==> flow/design.v <==
module bram_r1_w1#(ADDR_WIDTH=4,ELEMENT_WIDTH=16) (
 input wire p0_addr_en,
 input wire [ADDR_WIDTH-1:0] p0_addr_data,
 input wire p0_rd_en,
 output wire[ELEMENT_WIDTH-1:0] p0_rd_data,
 input wire p1_addr_en,
 input wire [ADDR_WIDTH-1:0] p1_addr_data,
 input wire p1_wr_en,
 input wire [ELEMENT_WIDTH-1:0] p1_wr_data,
 input t,
 input clk,
 input rst
);
bram_tdp_rf_rf#(.SIZE(2**ADDR_WIDTH) , .WIDTH(ELEMENT_WIDTH)) bram_inst (
  .clka    (clk             ) ,
  .ena     (p0_addr_en      ) ,
  .wea     (1'b0            ) ,
  .addra   (p0_addr_data    ) ,
  .dia     (0               ) ,
  .doa     (p0_rd_data      ) ,
  .clkb    (clk             ) ,
  .enb     (p1_addr_en      ) ,
  .web     (p1_wr_en        ) ,
  .addrb   (p1_addr_data    ) ,
  .dib     (p1_wr_data      ) ,
  .dob     (  )
);
endmodule
module bram_tdp_rf_rf#(SIZE=1024,WIDTH=16) (clka,clkb,ena,enb,wea,web,addra,addrb,dia,dib,doa,dob);
input wire clka,clkb,ena,enb,wea,web;
input wire [$clog2(SIZE)-1:0] addra,addrb;
input wire [WIDTH-1:0] dia,dib;
output reg [WIDTH-1:0] doa,dob;
reg [WIDTH-1:0] ram [SIZE-1:0];
always @(posedge clka)
begin
  if (ena)
  begin
    if (wea)
      ram[addra] <= dia;
    doa <= ram[addra];
  end
end
always @(posedge clkb)
begin
  if (enb)
  begin
    if (web)
      ram[addrb] <= dib;
    dob <= ram[addrb];
  end
end
endmodule
module lutram_r0_w1#(ADDR_WIDTH,ELEMENT_WIDTH=16) (
 input wire p0_addr_en,
 input wire [ADDR_WIDTH-1:0] p0_addr_data,
 input wire p0_rd_en,
 output wire[ELEMENT_WIDTH-1:0] p0_rd_data,
 input wire p1_addr_en,
 input wire [ADDR_WIDTH-1:0] p1_addr_data,
 input wire p1_wr_en,
 input wire [ELEMENT_WIDTH-1:0] p1_wr_data,
 input t,
 input clk,
 input rst
);
lutram_tdp_rf_rf#(.SIZE(2**ADDR_WIDTH) , .WIDTH(ELEMENT_WIDTH)) lutram_inst (
  .clka    (clk             ) ,
  .ena     (p0_addr_en      ) ,
  .wea     (1'b0            ) ,
  .addra   (p0_addr_data    ) ,
  .dia     (0               ) ,
  .doa     (p0_rd_data      ) ,
  .clkb    (clk             ) ,
  .enb     (p1_addr_en      ) ,
  .web     (p1_wr_en        ) ,
  .addrb   (p1_addr_data    ) ,
  .dib     (p1_wr_data      ) ,
  .dob     (  )
);
endmodule
module lutram_tdp_rf_rf#(SIZE=1024,WIDTH=16) (clka,clkb,ena,enb,wea,web,addra,addrb,dia,dib,doa,dob);
input wire clka,clkb,ena,enb,wea,web;
input wire [$clog2(SIZE)-1:0] addra,addrb;
input wire [WIDTH-1:0] dia,dib;
output [WIDTH-1:0] doa,dob;
(* ram_style = "distributed" *) reg [WIDTH-1:0] ram [SIZE-1:0];
always @(posedge clka)
begin
  if (ena)
  begin
    if (wea)
      ram[addra] <= dia;
  end
end
assign doa = ram[addra];
always @(posedge clkb)
begin
  if (enb)
  begin
    if (web)
      ram[addrb] <= dib;
  end
end
assign dob = ram[addrb];
endmodule
# [From RTL to reports: bram_r1_w1]
# Tool output for the design above, in the order of the flow.
# Lines are those of the file above, counted from 1.
# Library cell names are shortened.
# A cell with n/a has no value.
[design] design="bram_r1_w1" clk_port="clk" cell_library="sky130hd" corner="tt_025C_1v80"

# [Word level]
# Yosys after proc, flatten, opt, wreduce and memory -nomap, before mapping. Enables and synchronous resets that opt folds into registers are not counted as muxes. Memory bits, and registers merged into a memory's read port (data or address), are not among the register bits. Print and check cells are not counted. Equal cells are merged and count once.
# Memory sizes are those after Yosys's memory passes, which may raise the word count (mostly to a power of two), join words into wider ones and drop unused or constant bits.
[op_classes] add_sub_neg=0 n_mul=0 n_div=0 cmp=0 n_eq=0 shifts=0 mux=6 n_logic=0 reduce_and_logical=0
[ops] cell="16-bit 2-to-1 mux" count=2
[ops] cell="4-bit 2-to-1 mux" count=2
[ops] cell="1-bit 2-to-1 mux" count=2
[word_totals] ff_bits=0 latch_bits=0 ramBits=256 mem_bits_ro=0 clocked_rd_ports_x_width=16 n_memories=1 inputBits=31 output_inout_bits=16 word_cells=7
[memory_table] name="bram_inst.ram" words=16 width=16 rd=1 write_ports=1 line_no=34 rtl="reg [WIDTH-1:0] ram [SIZE-1:0];"

# [Longest topological paths]
# Depth = most cells in a row (Yosys ltp): at word level without a register or memory, in the mapped netlist without a sequential cell, where the memories' decode and read muxes count.
[logic_depth] ltp_word=2 ABC_AREA=0 depth_mapped=5 mapped_depth_nobuf=3

# [After synthesis]
# Yosys stat after the flow's synthesis: flattened, memories mapped to cells. It holds for the ABC_AREA given above (unset counts as 0); a run with the other value may have another netlist.
[synth_totals] cell_count=433 yosys_area_um2=10253.6 seqArea_um2=8167.8 flip_flops=272
[by_type] cell="edfxtp_1" count=272 type_area_um2=8.17E+03
[by_type] cell="mux4_2" count=54 type_area_um2=1.22E+03
[by_type] cell="mux4_1" count=10 type_area_um2=262.752
[by_type] cell="a22oi_1" count=32 type_area_um2=240.23
[by_type] cell="nand2_1" count=18 type_area_um2=67.565
[by_type] cell="nor2_1" count=13 type_area_um2=48.797
[by_type] cell="buf_6" count=4 type_area_um2=45.043
[by_type] cell="buf_4" count=5 type_area_um2=37.536
[by_type] cell="dlygate4sd1_1" count=3 type_area_um2=26.275
[by_type] cell="nor3_1" count=4 type_area_um2=20.019
[by_type] cell="nand4b_1" count=2 type_area_um2=17.517
[by_type] cell="buf_2" count=3 type_area_um2=15.014
[by_type] cell="clkbuf_8" count=1 type_area_um2=13.763
[by_type] cell="dlymetal6s2s_1" count=1 type_area_um2=12.512
[by_type] cell="nand2b_1" count=2 type_area_um2=12.512
[by_type] cell="nor2b_1" count=2 type_area_um2=12.512
[by_type] cell="clkbuf_1" count=3 type_area_um2=11.261
[by_type] cell="clkbuf_4" count=1 type_area_um2=7.507
# Other cell types: 3; their cells: 3.

# [Path before layout]
# OpenSTA on the mapped netlist: ideal clock, no wires. The path of least setup slack (recovery checks aside). Input and output delay are each 20% of the period. Register names are those of the netlist, which keeps one name where synthesis merged equal registers.
[synth_timing] path_kind="input -> register" start="input port p1_addr_data[2]" end="memory bram_inst.ram[0][0]" period_ns=2.49 in_delay_ns=0.498 setup_time_ns=0.409 launch_ns=0.498 arrival_ns=2.064 required_time_ns=2.081 slack_ns=0.017 delay_ns=1.975 stages=2 n_path_buf=0 synth_period_reached_ns=2.473
# "delay_ns" is the arrival time less input delay plus setup time.
# "stages" counts driving pins, that of a launching flip-flop among them; a cell with two outputs on the path counts twice.
# "synth_period_reached_ns" is the clock period less the worst setup slack; recovery checks do not enter. This is arithmetic on one report: input and output delays are still those of the set period (20% each).
# Between the ends stands the longest chain of elaborated cells between them, by number of cells; it is not shown to be the way that was timed. Of several equally long chains one is given.
# Each line given opens the expression or statement behind the cell; cells for indexed reads and writes are added by Yosys, which also makes memories of some case tables.
[synth_between] cell_sequence="or3_1 -> nor3_1" elab_chain_len=2 cone_cells=2 cone_lines=2
[synth_rtl] item="from (decl)" line_no=7 rtl="input wire [ADDR_WIDTH-1:0] p1_addr_data,"
[synth_rtl] item="4-bit 2-to-1 mux" line_no=48 rtl="if (web)"
[synth_rtl] item="4-bit 2-to-1 mux" line_no=46 rtl="if (enb)"
[synth_rtl] item="to (decl)" line_no=34 rtl="reg [WIDTH-1:0] ram [SIZE-1:0];"

# [Path in the finished layout]
# From the final timing report of run 1: the path of least setup slack in the routed layout; clock arrival at registers is part of the times.
[layout_timing] path_kind="input -> register" start="input port p1_addr_data[1]" end="memory bram_inst.ram[13][13]" period_ns=4.35 in_delay_ns=0.87 setup_time_ns=0.30 launch_ns=0.87 arrival_ns=2.81 required_time_ns=4.56 slack_ns=1.75 stages=4 n_path_buf=2
# Between the ends stands the longest chain of elaborated cells between them, by number of cells; it is not shown to be the way that was timed. Of several equally long chains one is given.
[layout_between] cell_sequence="clkdlybuf4s50_1 -> nand2b_1 -> nor2_2 -> buf_4" elab_chain_len=2 cone_cells=2 cone_lines=2
[layout_rtl] item="from (decl)" line_no=7 rtl="input wire [ADDR_WIDTH-1:0] p1_addr_data,"
[layout_rtl] item="4-bit 2-to-1 mux" line_no=48 rtl="if (web)"
[layout_rtl] item="4-bit 2-to-1 mux" line_no=46 rtl="if (enb)"
[layout_rtl] item="to (decl)" line_no=34 rtl="reg [WIDTH-1:0] ram [SIZE-1:0];"

Below are 2 stored runs of the flow (Yosys, OpenROAD; platform sky130hd) on bram_r1_w1, each with its settings and what was measured, unordered. Constraints: input delay and output delay 20% of the set period each, output load 0.01 pF.
"clock_period_reached_ns" means the clock period less the worst setup slack. The figure is calculated, with input and output delays left at 20% of the set period.
"timing.worst_path_ns": the worst setup path's part of the clock period (all of it between registers, 20% less for each end at a port) less its slack. A launch clock that arrives late makes it longer, a capture clock that arrives late makes it shorter.
By "power_mw" is meant OpenSTA's value without simulated activity: inputs other than the clock are taken to toggle once in ten clock periods, and the tool carries that through the logic.

[flow] run 1: files
==> flow/run.sh <==
#!/bin/bash
# the make line also repeats the synthesis and layout settings of config.mk as NAME=value (left out here)
make -C /OpenROAD-flow-scripts/flow DESIGN_CONFIG=/design/flow/config.mk WORK_HOME=/design/flow/orfs CLKGATE_MAP_FILE= finish
==> flow/config.mk <==
export PLATFORM = sky130hd
export DESIGN_NAME = bram_r1_w1
export DESIGN_NICKNAME = bram_r1_w1
export VERILOG_FILES = /design/flow/design.v
export SDC_FILE = /design/flow/constraint.sdc
export NUM_CORES = 4
export LEC_CHECK = 0
export CAP_MARGIN = 5
export CORE_MARGIN = 4
export CORE_UTILIZATION = 41
export MIN_ROUTING_LAYER = met2
export PLACE_DENSITY_LB_ADDON = 0.27
export SLEW_MARGIN = 20
==> flow/constraint.sdc <==
create_clock -name core_clock -period 4.35 [get_ports {clk}]
set_input_delay 0.8700 -clock core_clock [delete_from_list [all_inputs] [get_ports {clk}]]
set_output_delay 0.8700 -clock core_clock [all_outputs]
set_load 0.01 [all_outputs]

[flow] run 1: metrics
[metrics] fin_tns_ns = 0.000
[metrics] power_mw = 5.444
[metrics] final_setup_ws_ns = 1.752
[metrics] timing.worst_path_ns = 1.73
[metrics] worst_setup_path_type = input -> register
[metrics] stdcell_area_um2 = 11996.5
[metrics] total_die_area_um2 = 27602.5
[metrics] clock_period_reached_ns = 2.598
[metrics] yosys.chip_area_um2 = 10253.6

[flow] run 2: files
==> flow/run.sh <==
#!/bin/bash
# the make line also repeats the synthesis and layout settings of config.mk as NAME=value (left out here)
make -C /OpenROAD-flow-scripts/flow DESIGN_CONFIG=/design/flow/config.mk WORK_HOME=/design/flow/orfs CLKGATE_MAP_FILE= finish
==> flow/config.mk <==
export PLATFORM = sky130hd
export DESIGN_NAME = bram_r1_w1
export DESIGN_NICKNAME = bram_r1_w1
export VERILOG_FILES = /design/flow/design.v
export SDC_FILE = /design/flow/constraint.sdc
export NUM_CORES = 4
export LEC_CHECK = 0
export CAP_MARGIN = 20
export CORE_MARGIN = 2
export CORE_UTILIZATION = 23
export GPL_ROUTABILITY_DRIVEN = 0
export MAX_ROUTING_LAYER = met5
export PLACE_DENSITY_LB_ADDON = 0.01
export SETUP_SLACK_MARGIN = -0.12
export SLEW_MARGIN = 20
==> flow/constraint.sdc <==
create_clock -name core_clock -period 2.29 [get_ports {clk}]
set_input_delay 0.4580 -clock core_clock [delete_from_list [all_inputs] [get_ports {clk}]]
set_output_delay 0.4580 -clock core_clock [all_outputs]
set_load 0.01 [all_outputs]

[flow] run 2: metrics
[metrics] fin_tns_ns = 0.000
[metrics] power_mw = 11.635
[metrics] final_setup_ws_ns = 0.324
[metrics] timing.worst_path_ns = 1.51
[metrics] worst_setup_path_type = register -> output
[metrics] stdcell_area_um2 = 13065.0
[metrics] total_die_area_um2 = 46285.2
[metrics] clock_period_reached_ns = 1.966
[metrics] yosys.chip_area_um2 = 10253.6
